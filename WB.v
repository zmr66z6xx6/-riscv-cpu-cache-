==> flow/design.v <==
`timescale 1ns / 1ps
module WB(
	input clk,memhazard,
	input wena, 
	input [4:0] rs1,rs2,wrd,
	input [31:0] wdata, 
	output reg [31:0] rd1,rd2
    );
	reg [31:0] rf[31:0]; 
	always @(posedge clk) begin
		if(memhazard==1'b1)begin
			rd1<=rd1;
			rd2<=rd2;
		end
		else begin
			if(wena) begin
				rf[wrd] <= wdata;
			end
			if(rs1==5'bx)rd1<=32'bx;
			else if(rs1==5'b0)rd1<=32'b0;
			else if(rs1==wrd)rd1<=wdata;
			else rd1<=rf[rs1];
			if(rs2==5'bx)rd2<=32'bx;
			else if(rs2==5'b0)rd2<=32'b0;
			else if(rs2==wrd)rd2<=wdata;
			else rd2<=rf[rs2];
		end
	end
endmodule
Tool chain data of WB

What the tools print for WB, step after step.
Line numbers count from 1 in the design file above.
Cell names lack the library's common part.
A cell with n/a has no value.

Top: WB
Clock: clk
Standard-cell library: sky130hd
Library corner: tt_025C_1v80

Elaborated design

Yosys after proc, flatten, opt, wreduce and memory -nomap, before mapping. Memory bits, and registers merged into a memory's read port (data or address), are not among the register bits. Print and check cells are not counted. Equal cells are merged and count once.
Yosys's memory passes give these memory sizes; they may raise the number of words (mostly to a power of two), join words into wider ones and drop unused or constant bits.

Flip-flop bits (word level): 64
Bits in writable memories: 1,024
Memories kept: 1
Output and inout port bits: 64
Cells after elaboration: 21

Eq/ne operators: 4
Mux-type cells: 12
Reductions and logical operators: 2

Memories:

| name | words | width | rd ports | write ports | RTL line | RTL |
| rf   | 32    | 32    | 2        | 1           | 9        | `reg [31:0] rf[31:0];` |

Operators with widths:

| cell                                        | count |
| 32-bit 2-to-1 mux                           | 8 |
| 5-bit equality test                         | 2 |
| 5-bit equality test (second input constant) | 2 |
| 5-bit zero test                             | 2 |
| 5-bit 2-to-1 mux                            | 2 |
| 1-bit 2-to-1 mux                            | 2 |

Depth

Longest topological path by Yosys (ltp), each cell counted once; first at word level (registers and memories cut), then after technology mapping (sequential cells cut; the memories' decode and read muxes count).

Depth after elaboration: 4
ABC_AREA: 0
Mapped depth: 9
Gate-level depth less buffers: 5

After synthesis

The flow's flattened synthesis, as Yosys stat reports it; memories are mapped. The netlist is that of the ABC_AREA named above (0 if unset); the other value can give another one.
Totals and module areas in this step are rounded.

Standard cells after synthesis: 2,948
Synthesis area: 51,000 µm²
Sequential part of the area: 33,000 µm²
Flip-flops: 1,088

Cells by type:

| type     | count | area in all (µm²) |
| edfxtp_1 | 1,088 | 3.27E+04 |
| mux4_2   | 291   | 6.55E+03 |
| mux2i_1  | 456   | 4.56E+03 |
| o22ai_1  | 124   | 775.744 |
| o221ai_1 | 53    | 464.195 |
| a221oi_1 | 52    | 455.437 |
| mux2_2   | 40    | 450.432 |
| nor2_1   | 117   | 439.171 |
| buf_2    | 82    | 410.394 |
| clkbuf_1 | 102   | 382.867 |
| a21oi_1  | 69    | 345.331 |
| a32o_1   | 31    | 310.298 |
| mux4_1   | 11    | 289.027 |
| buf_6    | 22    | 247.738 |
| o21bai_1 | 31    | 232.723 |
| nor3_1   | 45    | 225.216 |
| nand2_1  | 58    | 217.709 |
| o21ai_0  | 39    | 195.187 |

Other cell types: 40; their cells: 237.

Path before layout

Path of least setup slack by OpenSTA after synthesis, without wires, with an ideal clock, recovery checks aside; 20% of the period is set as input and as output delay. Where synthesis merged equal registers, the netlist keeps one of their names.

Path kind: in2reg
From: in memhazard
To: mem rf[12][0]
Clock period: 8,190 ps
Input delay: 1,638 ps
Setup time: 421 ps
Data arrival time: 5,039 ps
Data required time: 7,769 ps
Path slack: 2,730 ps
Path delay: 3,822 ps
Stages: 5
Path buffers: 1
Synthesis period reached: 5,460 ps

"path delay" = arrival - input delay + setup time.
"stages" counts driving pins, that of a launching flip-flop among them; a cell with two outputs on the path counts twice.
"synthesis period reached" = period - worst setup slack (recovery checks aside). The figure is calculated, with input and output delays left at 20% of the set period.
The rows between start and end are the longest chain of elaborated cells between them; the timing report does not say that the signal goes this way. Where chains are equally long, one stands for them.
A line is the first line of the expression or statement that the cell stems from. Yosys adds cells for indexed reads and writes and turns some case tables into memories.
The path ends at the enable pin of a flip-flop; only ways to that pin are counted.

Path through: inv_1 nand2_1 or3_1 clkbuf_1 nor2_1
Cells in the longest elaborated chain: 1
Elaborated cells on any way between the ends: 2
RTL lines with such cells: 1
Classes of those cells: mux (2)

RTL lines, path after synthesis:

| what             | RTL line | RTL |
| from (decl)      | 3        | `input clk,memhazard,` |
| 5-bit 2-to-1 mux | 11       | `if(memhazard==1'b1)begin` |
| to (decl)        | 9        | `reg [31:0] rf[31:0];` |

Timing after layout

From the final timing report of entry B: the path of least setup slack in the routed layout; clock arrival at registers is part of the times.
The report prints the path's times to 10 ps; the period is as set.

Path kind: in2reg
From: in rs1[1]
To: reg rd1[13]
Clock period: 8,470 ps
Input delay: 1,690 ps
Setup time: 130 ps
Data arrival time: 5,320 ps
Data required time: 9,060 ps
Path slack: 3,740 ps
Stages: 7
Path buffers: 3

The rows between start and end are the longest chain of elaborated cells between them; the timing report does not say that the signal goes this way. Where chains are equally long, one stands for them.
A memory read counts as a cell of the chain, while the word-level depth stops at memories.
A register here has more assigning lines than the two given.

Path through: clkbuf_8 buf_4 buf_4 mux4_2 a21oi_1 o21ai_0 a221o_1
Cells in the longest elaborated chain: 4
Elaborated cells on any way between the ends: 7
RTL lines with such cells: 4
Classes of those cells: eq/ne (2); mux (3); reduce/logical (1); memory (1)

RTL lines, path after layout:

| what               | RTL line | RTL |
| from (decl)        | 5        | `input [4:0] rs1,rs2,wrd,` |
| memory 32 x 32 bit | 9        | `reg [31:0] rf[31:0];` |
| 32-bit 2-to-1 mux  | 21       | `else if(rs1==wrd)rd1<=wdata;` |
| 32-bit 2-to-1 mux  | 20       | `else if(rs1==5'b0)rd1<=32'b0;` |
| 32-bit 2-to-1 mux  | 19       | `if(rs1==5'bx)rd1<=32'bx;` |
| to (assign)        | 21       |  |
| to (assign)        | 22       | `else rd1<=rf[rs1];` |
| to (decl)          | 7        | `output reg [31:0] rd1,rd2` |

Subject: WB on sky130hd, stored results

Hello all,

WB through Yosys and OpenROAD on sky130hd: 2 stored runs, unordered, with their settings and measured results. The constraints put input and output delay at 20% of the set period each and load the outputs with 0.01 pF.
"period achieved" means the clock period less the worst setup slack. The figure is calculated, with input and output delays left at 20% of the set period.
Values from the reports are rounded here.
Settings: -- = not set for that run.
A result given as -- is not shown for that run.

| name                                   | entry A | entry B |
| period_ns                              | 7.52    | 8.47    |
| CORE_UTILIZATION                       | 71      | 45      |
| SETUP_SLACK_MARGIN                     | -0.04   | -0.24   |
| PLACE_DENSITY                          | 0.83    | --      |
| CORE_ASPECT_RATIO                      | 1.3     | 0.5     |
| CORE_MARGIN                            | 6       | 5       |
| CELL_PAD_IN_SITES_GLOBAL_PLACEMENT     | 2       | --      |
| SLEW_MARGIN                            | 15      | 25      |
| CAP_MARGIN                             | 20      | 20      |
| HOLD_SLACK_MARGIN                      | --      | 0.1     |
| CTS_CLUSTER_SIZE                       | --      | 27      |
| MAX_ROUTING_LAYER                      | --      | met4    |
| Yosys chip area after synthesis (µm²)  | --      | 51,000  |
| full die area (µm²)                    | --      | 120,000 |
| standard-cell area after routing (µm²) | --      | 57,000  |
| worst setup slack after layout (ps)    | --      | 3,700   |
| post-route setup TNS (ps)              | --      | 0       |
| period achieved (ps)                   | --      | 4,729   |

Entry A: no final report: placement broke off with GPL-0301

Thanks
