==> flow/design.v <==
`timescale 1ns / 1ps
module IF(
    input [31:0]dest,lastpc, 
    input error,jump,hazard,clk,rst,memhazard,  
    output reg[31:0]pc, npc, instr  
);
    reg [31:0]Inst_ram[31:0];
    reg [31:0]buffer[31:0];
    reg [1:0]state[31:0];
    always@(posedge clk or posedge rst)begin
        if(rst)begin
            buffer[0]<=32'd1;
            buffer[1]<=32'd2;
            buffer[2]<=32'd3;
            buffer[3]<=32'd4;
            buffer[4]<=32'd5;
            buffer[5]<=32'd6;
            buffer[6]<=32'd7;
            buffer[7]<=32'd8;
            buffer[8]<=32'd9;
            buffer[9]<=32'd10;
            buffer[10]<=32'd11;
            buffer[11]<=32'd12;
            buffer[12]<=32'd13;
            buffer[13]<=32'd14;
            buffer[14]<=32'd15;
            buffer[15]<=32'd16;
            buffer[16]<=32'd17;
            buffer[17]<=32'd18;            
            Inst_ram[0]<=32'b00000000000000000000100110110011;
            Inst_ram[1]<=32'b00000010000000000000100110010011;
            Inst_ram[2]<=32'b00000000000010011010100100000011;
            Inst_ram[3]<=32'b00000001001010010000100100110011;
            Inst_ram[4]<=32'b00000001111010010000100100010011;
            Inst_ram[5]<=32'b00000010000000000010101000000011;
            Inst_ram[6]<=32'b00000000000010010000101000110011;
            Inst_ram[7]<=32'b00000001010010100010000100100011;
            Inst_ram[8]<=32'b00000010000000000010101010000011;
            Inst_ram[9]<=32'b00000001010010101000101010110011;
            Inst_ram[10]<=32'b00011110010010101000101010010011;
            Inst_ram[11]<=32'b00001110000110010000100100010011;
            Inst_ram[12]<=32'b00000001001010101010000000100011;
            Inst_ram[13]<=32'b00000000000010101000101000000011;
            Inst_ram[14]<=32'b00000000000010100000101000110011;
            Inst_ram[15]<=32'b00000010000000000010101000000011;
            Inst_ram[16]<=32'b00000010000000000010101000000011;
            Inst_ram[17]<=32'b00000000000010101010101010000011;
            pc<=32'b0;
            npc<=32'b0;
            instr<=32'bx;
        end
        else if(memhazard==1'b1)begin
            pc<=pc;
            npc<=npc;
            instr<=instr;
        end
        else begin
            if(error==1'b1)begin 
                pc<=dest;
                npc<=buffer[dest];                
                instr<=Inst_ram[dest];
                if(jump==1'b1)begin 
                    if(state[lastpc]==2'b01)begin
                        state[lastpc]<=2'b10;
                        buffer[lastpc]<=dest;
                    end
                    else begin
                        state[lastpc]<=2'b01;
                    end
                end
                else begin  
                    if(state[lastpc]==2'b10)begin
                        state[lastpc]<=2'b01;
                        buffer[lastpc]<=dest;
                    end
                    else begin
                        state[lastpc]<=2'b10;
                    end
                end
            end
            else begin
                if(hazard==1'b1)begin
                    pc<=pc;
                    npc<=npc;
                    instr<=instr;
                end
                else begin
                    pc<=npc;
                    npc<=buffer[npc];
                    instr<=Inst_ram[npc];
                end
                if(jump==1'b1)begin
                    if(state[lastpc]==2'b10)state[lastpc]<=2'b11;
                end
                else if(jump==1'b0)begin
                    if(state[lastpc]==2'b01)state[lastpc]<=2'b00;
                end
            end
        end
    end
endmodule
Step by step through the tools: IF
The steps from the RTL of IF to its reports follow in flow order. Line numbers count from 1 in the design file above. Library cell names are shortened. Not given: -

Top module: IF. Clock port: clk. Library: sky130hd. Timing corner: tt_025C_1v80.

After elaboration
Source: Yosys, flattened and elaborated. Widths are those after wreduce. Registers that Yosys merges into a memory's read port (data or address) are not register bits. Print and check cells do not count. Equal cells are merged and count once.

For add/sub/neg operators the number is 0. Under multiply operators stands 0. The entry for divide/modulo/power cells reads 0. The entry for $lt $le $gt $ge reads 0. For equal/unequal tests the number is 100. Shift-type cells: 0. The figure for muxes and demuxes is 501. The entry for bitwise gates (word level) reads 2. Reductions and logical operators: 74.

Operators with widths (count): 32-bit 2-to-1 mux (134); 32-bit case mux with 32-bit select (2); 32-bit case mux with 30-bit select (2); 2-bit 2-to-1 mux (362); 5-bit equality test with constant B (48); 5-bit AND reduction (33); 5-bit by 4-bit equality test with 1-bit output with constant B (24); 2-bit nonzero test (33); 2-bit case mux with 32-bit select (1); 5-bit by 3-bit equality test with 1-bit output with constant B (12); 5-bit by 2-bit equality test with 1-bit output with constant B (6); 5-bit by 1-bit equality test with 1-bit output with constant B (3); 5-bit zero test (3); 3-bit OR reduction (2); 2-bit by 1-bit equality test with 1-bit output with constant B (2); 2-bit equality test with constant B (2); 4-bit AND reduction (1); 3-bit by 2-bit inequality test with 1-bit output with constant B (1); 3-bit nonzero test (1); 1-bit inverter (2); 2-bit by 1-bit inequality test with 1-bit output with constant B (1); 2-bit inequality test with constant B (1); 2-bit AND reduction (1).

Register bits: 1184. For bits in latches the number is 0. The entry for bits in writable memories reads 0. The entry for bits in read-only memories reads 0. Under clocked read ports x word width stands 0. The figure for memories is 0. For output and inout bits the number is 96. The figure for cells after elaboration is 744.

Longest topological paths
Longest topological path by Yosys (ltp), each cell counted once; first at word level (registers and memories cut), then after technology mapping (sequential cells cut; the memories' decode and read muxes count).

Under depth in word-level cells stands 9. Under ABC_AREA stands 0. The entry for gate-level depth with buffers reads 14. Under gate-level depth less buffers stands 8.

Netlist
The flow's flattened synthesis, as Yosys stat reports it; memories are mapped. The netlist is that of the ABC_AREA named above (0 if unset); the other value can give another one.

Cell types: dfrtp_1 (count 622, total area 1.56E+04 um2); edfxtp_1 (count 512, total area 1.54E+04 um2); a22oi_1 (count 946, total area 7.1E+03 um2); mux2_2 (count 405, total area 4.56E+03 um2); nand2_1 (count 519, total area 1.95E+03 um2); mux2_1 (count 145, total area 1.63E+03 um2); clkbuf_1 (count 335, total area 1.26E+03 um2); dfstp_2 (count 37, total area 972.182 um2); o21ai_0 (count 142, total area 710.682 um2); nor3_1 (count 109, total area 545.523 um2); nor2_1 (count 140, total area 525.504 um2); nand4_1 (count 80, total area 500.48 um2); mux2i_1 (count 46, total area 460.442 um2); mux2_4 (count 30, total area 450.432 um2); a21oi_1 (count 82, total area 410.394 um2); nor4_1 (count 62, total area 387.872 um2); buf_4 (count 47, total area 352.838 um2); o221ai_1 (count 34, total area 297.786 um2).

Not listed: further types 58, cells in them 335.

The figure for cell count is 4628. Chip area (Yosys): 55515.7 um2. The entry for sequential part of the area reads 31911.9 um2. The entry for flip-flop cells reads 1171. Buffer cells: 440.

Timing after synthesis
Source: OpenSTA report_checks on the synthesized netlist (no wires, ideal clock, input and output delay 20% of the period each), path of least setup slack; recovery checks are left aside. Register names are those of the netlist, which keeps one name where synthesis merged equal registers.

Path type: input to register. Start: in lastpc[0]. End: reg buffer[31][0]. Period: 8.23 ns. The figure for external input delay is 1.646 ns. The entry for time at the first pin reads 1.646 ns. The entry for data arrival time reads 5.654 ns. Setup slack: 2.115 ns. Under delay of the path stands 4.469 ns. For stages on the path the number is 10. Under path buffers stands 3. Under period reached after synthesis stands 6.115 ns.

"delay of the path" is the arrival time less input delay plus setup time. "stages on the path" counts driving pins, that of a launching flip-flop among them; a cell with two outputs on the path counts twice. "period reached after synthesis" = period - worst setup slack (recovery checks aside). The figure is calculated, with input and output delays left at 20% of the set period. Between the ends stands the longest chain of elaborated cells between them, by number of cells; it is not shown to be the way that was timed. Of several equally long chains one is given. A line is the first line of the expression or statement that the cell stems from. Yosys adds cells for indexed reads and writes and turns some case tables into memories. Lines with a computed index may be missing from the assigning lines. Only ways into the end's enable, where the timed path ends, are counted here.

Path through: buf_2 buf_2 buf_2 nor4_1 a2111oi_0 nand3_1 o22ai_2 and3_1 o211ai_1 nor3_1. The figure for cells in the longest elaborated chain is 8. Elaborated cells between the ends (all ways): 44. Those cells by class: eq/ne: 34; mux: 7; reduce/logical: 3.

Ends and longest elaborated chain, after synthesis: start, declared (RTL line 3) `input [31:0]dest,lastpc,`; 5-bit equality test (RTL line 63) `if(state[lastpc]==2'b01)begin`; 2-bit case mux with 32-bit select (RTL line 63); 2-bit 2-to-1 mux (RTL line 62) `if(jump==1'b1)begin`; 2-bit 2-to-1 mux (RTL line 58) `if(error==1'b1)begin`; 2-bit 2-to-1 mux (RTL line 52) `else if(memhazard==1'b1)begin`; 2-bit by 1-bit equality test with 1-bit output (RTL line 63); 2-bit by 1-bit inequality test with 1-bit output; 5-bit AND reduction; end, declared (RTL line 8) `reg [31:0]buffer[31:0];`.

Path in the finished layout
From the final timing report of flow run 1: the path of least setup slack in the routed layout; clock arrival at registers is part of the times.

Path type: input to register. Start: in lastpc[4]. End: reg buffer[25][13]. Period: 3.9 ns. The figure for external input delay is 0.78 ns. The entry for time at the first pin reads 0.78 ns. The entry for data arrival time reads 4.37 ns. Setup slack: 0.03 ns. For stages on the path the number is 16. Under path buffers stands 8.

Between the ends stands the longest chain of elaborated cells between them, by number of cells; it is not shown to be the way that was timed. Of several equally long chains one is given. Lines with a computed index may be missing from the assigning lines. Only ways into the end's enable, where the timed path ends, are counted here.

Path through: clkdlybuf4s50_1 buf_4 buf_4 or3_1 buf_4 nor2_1 a22oi_1 o2111ai_1 o32a_4 buf_4 nor3_1 o211ai_1 buf_4 nor2_4 buf_12 buf_12. The figure for cells in the longest elaborated chain is 8. Elaborated cells between the ends (all ways): 44. Those cells by class: eq/ne: 34; mux: 7; reduce/logical: 3.

Ends and longest elaborated chain, after layout: start, declared (RTL line 3) `input [31:0]dest,lastpc,`; 5-bit equality test (RTL line 63) `if(state[lastpc]==2'b01)begin`; 2-bit case mux with 32-bit select (RTL line 63); 2-bit 2-to-1 mux (RTL line 62) `if(jump==1'b1)begin`; 2-bit 2-to-1 mux (RTL line 58) `if(error==1'b1)begin`; 2-bit 2-to-1 mux (RTL line 52) `else if(memhazard==1'b1)begin`; 2-bit by 1-bit equality test with 1-bit output (RTL line 63); 2-bit by 1-bit inequality test with 1-bit output; 5-bit AND reduction; end, declared (RTL line 8) `reg [31:0]buffer[31:0];`.

==> runs of IF <==
Record of 2 stored runs of the RTL-to-layout flow on IF, platform sky130hd. The runs are unordered. Constraints: input delay and output delay 20% of the set period each, output load 0.01 pF. "clock period reached" means the clock period less the worst setup slack. The figure is calculated, with input and output delays left at 20% of the set period. "worst setup path time" = time allowed to the worst setup path (clock period - input delay - output delay, where it has them) - its slack; a late launch clock adds to it, a late capture clock takes from it. "power consumption": no workload was simulated; the value follows from the tool's default switching activity.

Flow run 1 has these settings: period_ns 3.9; CORE_UTILIZATION 27; PLACE_DENSITY_LB_ADDON 0.19; CORE_MARGIN 4; CELL_PAD_IN_SITES_DETAIL_PLACEMENT 2; TNS_END_PERCENT 80; CTS_CLUSTER_DIAMETER 301; MAX_ROUTING_LAYER met4; CAP_MARGIN 20; SLEW_MARGIN 20. The measured netlist area reported by Yosys is 55515.7 um2. The measured power consumption is 33.028 mW. For the final setup TNS the run shows 0.000 ns. The lowest setup slack comes to 0.032 ns. The measured worst setup path time is 3.09 ns. Critical path kind: input to register. For the clock period reached the run shows 3.868 ns. The final utilization comes to 0.341. The die size is 212931.0 um2. The standard-cell area after layout is 69839.5 um2. The worst hold slack in the final report stands at 0.455 ns.

Flow run 2 has these settings: period_ns 3.94; CORE_UTILIZATION 64; SETUP_SLACK_MARGIN -0.26; PLACE_DENSITY_LB_ADDON 0.26; GPL_ROUTABILITY_DRIVEN 1; CTS_CLUSTER_DIAMETER 197; MAX_ROUTING_LAYER met4; CAP_MARGIN 20; CORE_MARGIN 2; SLEW_MARGIN 20. The measured netlist area reported by Yosys is 55515.7 um2. The measured power consumption is 30.052 mW. For the final setup TNS the run shows 0.000 ns. The lowest setup slack comes to 0.046 ns. The measured worst setup path time is 3.11 ns. Critical path kind: input to register. For the clock period reached the run shows 3.894 ns. The final utilization comes to 0.759. The die size is 89114.2 um2. The standard-cell area after layout is 65526.6 um2. The worst hold slack in the final report stands at 0.468 ns.
